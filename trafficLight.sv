==> flow/design.v <==
module control (input  logic Clk, Reset, Execute,
                output logic GREEN_EN, RED_EN, YELLOW_EN);
    enum logic [4:0] {RESET, DELAY_R, DELAY_Y, DELAY_G, RED, YELLOW, GREEN, RETURN}   curr_state, next_state;
    logic [31:0] delay_counter;
    always_ff @ (posedge Clk)
    begin
        if (Reset)
            curr_state <= RESET;
        else
            curr_state <= next_state;
    end
    always_ff @ (posedge Clk)
    begin
        next_state  <= curr_state;
        unique case (curr_state)
            RESET :    if (~Execute)
                       next_state <= GREEN;
            GREEN :  begin
							next_state <= DELAY_G;
							delay_counter = 0;
							end
            DELAY_G: if (delay_counter ==  200000000)
                      next_state <= YELLOW;
                      else
                      delay_counter <= delay_counter + 1;
            YELLOW:   next_state <= DELAY_Y;
            DELAY_Y: if (delay_counter == 260000000)
                      next_state <= RED;
                      else
                      delay_counter <= delay_counter + 1;
            RED:      next_state <= DELAY_R;
            DELAY_R: if (delay_counter == 330000000)
                      next_state <= RETURN;
                      else
                      delay_counter <= delay_counter + 1;	
				RETURN: if (Execute)
						  next_state <= GREEN;
						  else
                    next_state <= RESET;
        endcase
        case (curr_state) 
	   	   RESET: ;
	   	   RED, DELAY_R: 
		      begin
                RED_EN = 1'b1;
					 YELLOW_EN = 1'b0;
					 GREEN_EN = 1'b0;
		      end
				YELLOW, DELAY_Y: 
		      begin
                YELLOW_EN = 1'b1;
					 GREEN_EN = 1'b0;
					 RED_EN = 1'b0;
		      end
				GREEN, DELAY_G: 
		      begin
                GREEN_EN = 1'b1;
					 YELLOW_EN = 1'b0;
					 RED_EN = 1'b0;
		      end
	   	   default:   
		      begin 
                GREEN_EN = 1'b0;
					 YELLOW_EN = 1'b0;
					 RED_EN = 1'b0;
		      end
        endcase
    end
endmodule
; Reports on control
; The steps from the RTL of control to its reports follow in flow order.
; Lines are those of the file above, counted from 1.
; Operators: Yosys type, input widths -> output width; for muxes data width and select width s.
; Library cell names are shortened.
; A cell with -- has no value.
[setup]
top = control
clock = Clk
lib = sky130hd
corner = tt_025C_1v80

; Word level
; Source: Yosys, flattened and elaborated, memories not mapped. Widths are those after wreduce. Registers that Yosys merges into a memory's read port (data or address) are not register bits. Print and check cells do not count. Equal cells are merged and count once.
[bits]
ff_bits = 45
input_bits = 3
out_inout_bits = 3
wordCells = 40
[op_classes]
n_addsub = 1
n_eq = 13
muxes = 13
bitwise = 1
reduce_logical = 6
[op_table]
columns = op, n
row1 = $pmux 32 s4, 1
row2 = $mux 32, 3
row3 = $eq 32x28->1 const B, 2
row4 = $pmux 5 s8, 1
row5 = $add 32x1->32 const B, 1
row6 = $eq 32x29->1 const B, 1
row7 = $eq 5x3->1 const B, 4
row8 = $mux 5, 4
row9 = $eq 5x2->1 const B, 2
row10 = $ne 2x2->1 const B, 3
row11 = $reduce_or 2->1, 3
row12 = $pmux 1 s2, 3
row13 = $eq 5x1->1 const B, 1
row14 = $logic_not 5->1, 1
row15 = $reduce_and 4->1, 1
row16 = $reduce_or 4->1, 1
row17 = $mux 3, 1
row18 = $not 1->1, 1

; Logic depth
; Depth = most cells in a row (Yosys ltp): at word level without a register or memory, in the mapped netlist without a sequential cell, where the memories' decode and read muxes count.
[depth]
ltp_word = 4
abc_area = 0
ltp_mapped = 7
depth_no_buf = 7

; After synthesis
; Source: synth_stat.txt of the flow (Yosys; design flattened, memories mapped). It holds for the ABC_AREA given above (unset counts as 0); a run with the other value may have another netlist.
; Totals and module areas in this step are rounded.
[synth_totals]
mapped_cells = 249
mapped_area_um2 = 2510
seqArea_um2 = 1250
ffs = 45
buffers = 11
[types]
columns = type, n, type_area_um2
row1 = edfxtp_1, 35, 1.05E+03
row2 = xor2_1, 23, 201.443
row3 = dfxtp_1, 10, 200.192
row4 = nor2_1, 37, 138.883
row5 = nand3_1, 19, 95.091
row6 = nand4_1, 14, 87.584
row7 = xnor2_1, 7, 61.309
row8 = nand2_1, 15, 56.304
row9 = and3_1, 7, 43.792
row10 = nor2b_1, 7, 43.792
row11 = nor4_4, 2, 42.541
row12 = nor4_1, 6, 37.536
row13 = a21oi_1, 7, 35.034
row14 = nor3_1, 7, 35.034
row15 = nor3_2, 3, 30.029
row16 = and4_1, 3, 26.275
row17 = clkbuf_1, 7, 26.275
row18 = inv_1, 7, 26.275
; Not listed: further types 27, cells in them 33.

; Path before layout
; Path of least setup slack by OpenSTA after synthesis, without wires, with an ideal clock, recovery checks aside; 20% of the period is set as input and as output delay. Where synthesis merged equal registers, the netlist keeps one of their names.
[synth_path]
path_kind = reg2reg
startpoint = reg delay_counter[0]
endpoint = reg delay_counter[0]
tclk_ns = 3.52
setup_ns = 0.404
t_first_pin_ns = 0.000
arrival_ns = 1.965
t_required_ns = 3.116
setup_slack_ns = 1.151
delay_ns = 2.369
stages = 7
path_buffers = 0
period_less_setup_slack_ns = 2.369
; "delay_ns" = arrival - input delay + setup time.
; "stages": output pins that drive a net of the path, with the launching flip-flop's if there is one; two outputs of one cell count as two.
; "period_less_setup_slack_ns" is the clock period less the worst setup slack; recovery checks do not enter. This is arithmetic on one report: input and output delays are still those of the set period (20% each).
; The rows between start and end are the longest chain of elaborated cells between them; the timing report does not say that the signal goes this way. Where chains are equally long, one stands for them.
; A line is the first line of the expression or statement that the cell stems from. Yosys adds cells for indexed reads and writes and turns some case tables into memories.
; A register here has more assigning lines than the two given.
; Only ways into the end's enable, where the timed path ends, are counted here.
[synth_via]
cell_sequence = edfxtp_1 -> inv_1 -> ha_1 -> nor2b_1 -> nand4_2 -> or4_4 -> o211a_1
elab_chain_cells = 3
cone_cells = 7
lines_between = 3
classes_between = 6 x eq/ne; 1 x reduce/logical
[synth_lines]
columns = element, line_no
row1 = from (decl), 4  ; logic [31:0] delay_counter;
row2 = from (assign), 25  ; delay_counter <= delay_counter + 1;
row3 = from (assign), 30  ; delay_counter <= delay_counter + 1;
row4 = $eq 32x29->1, 32  ; DELAY_R: if (delay_counter == 330000000)
row5 = $ne 2x2->1, --
row6 = $reduce_and 4->1, --
row7 = to (assign), 30
row8 = to (assign), 35  ; delay_counter <= delay_counter + 1;
row9 = to (decl), 4

; Timing after layout
; From the final timing report of flow run 1: the path of least setup slack in the routed layout; clock arrival at registers is part of the times.
[layout_path]
path_kind = reg2reg
startpoint = reg delay_counter[12]
endpoint = reg delay_counter[2]
tclk_ns = 2.07
setup_ns = 0.24
t_first_pin_ns = 0.30
arrival_ns = 2.08
t_required_ns = 2.12
setup_slack_ns = 0.04
stages = 7
path_buffers = 1
; The rows between start and end are the longest chain of elaborated cells between them; the timing report does not say that the signal goes this way. Where chains are equally long, one stands for them.
; A register here has more assigning lines than the two given.
; Only ways into the end's enable, where the timed path ends, are counted here.
[layout_via]
cell_sequence = edfxtp_1 -> nor4_4 -> nand4_2 -> nor4_2 -> o211ai_1 -> buf_4 -> o211a_4
elab_chain_cells = 3
cone_cells = 7
lines_between = 3
classes_between = 6 x eq/ne; 1 x reduce/logical
[layout_lines]
columns = element, line_no
row1 = from (decl), 4  ; logic [31:0] delay_counter;
row2 = from (assign), 25  ; delay_counter <= delay_counter + 1;
row3 = from (assign), 30  ; delay_counter <= delay_counter + 1;
row4 = $eq 32x29->1, 32  ; DELAY_R: if (delay_counter == 330000000)
row5 = $ne 2x2->1, --
row6 = $reduce_and 4->1, --
row7 = to (assign), 30
row8 = to (assign), 35  ; delay_counter <= delay_counter + 1;
row9 = to (decl), 4

; Record of 2 stored runs of the RTL-to-layout flow on control, platform sky130hd. The runs are unordered. Constraints: input delay and output delay 20% of the set period each, output load 0.01 pF.
; "period_reached_ns": clock period set for the run, less the worst setup slack. It is reckoned from that one timing run; input and output delays stay at 20% of the period that was set.
; "worstPathTime_ns" = time allowed to the worst setup path (clock period - input delay - output delay, where it has them) - its slack; a late launch clock adds to it, a late capture clock takes from it.
; By "power_uw" is meant OpenSTA's value without simulated activity: inputs other than the clock are taken to toggle once in ten clock periods, and the tool carries that through the logic.
; The results are shown rounded.

[flow run 1: settings]
period_ns = 2.07
CAP_MARGIN = 20
CORE_MARGIN = 2
CORE_UTILIZATION = 40
SLEW_MARGIN = 20
[flow run 1: results]
yosys_chip_area_um2 = 2510
dieArea_um2 = 6930
stdcell_area_um2 = 3180
worstSetupSlack_ns = 0.040
fin_tns_ns = 0.000
final_hold_ws_ns = 0.391
power_uw = 3050
period_reached_ns = 2.030
worstPathTime_ns = 2.03
critical_path_type = reg2reg

[flow run 2: settings]
period_ns = 3.02
CORE_UTILIZATION = 36
SETUP_SLACK_MARGIN = 0.02
PLACE_DENSITY = 0.67
HOLD_SLACK_MARGIN = 0.2
CORE_MARGIN = 5
TNS_END_PERCENT = 70
GPL_ROUTABILITY_DRIVEN = 1
CTS_CLUSTER_SIZE = 88
CAP_MARGIN = 0
SLEW_MARGIN = 40
[flow run 2: results]
yosys_chip_area_um2 = 2510
dieArea_um2 = 8750
stdcell_area_um2 = 2740
worstSetupSlack_ns = 0.725
fin_tns_ns = 0.000
final_hold_ws_ns = 0.388
power_uw = 1810
period_reached_ns = 2.295
worstPathTime_ns = 2.29
critical_path_type = reg2reg
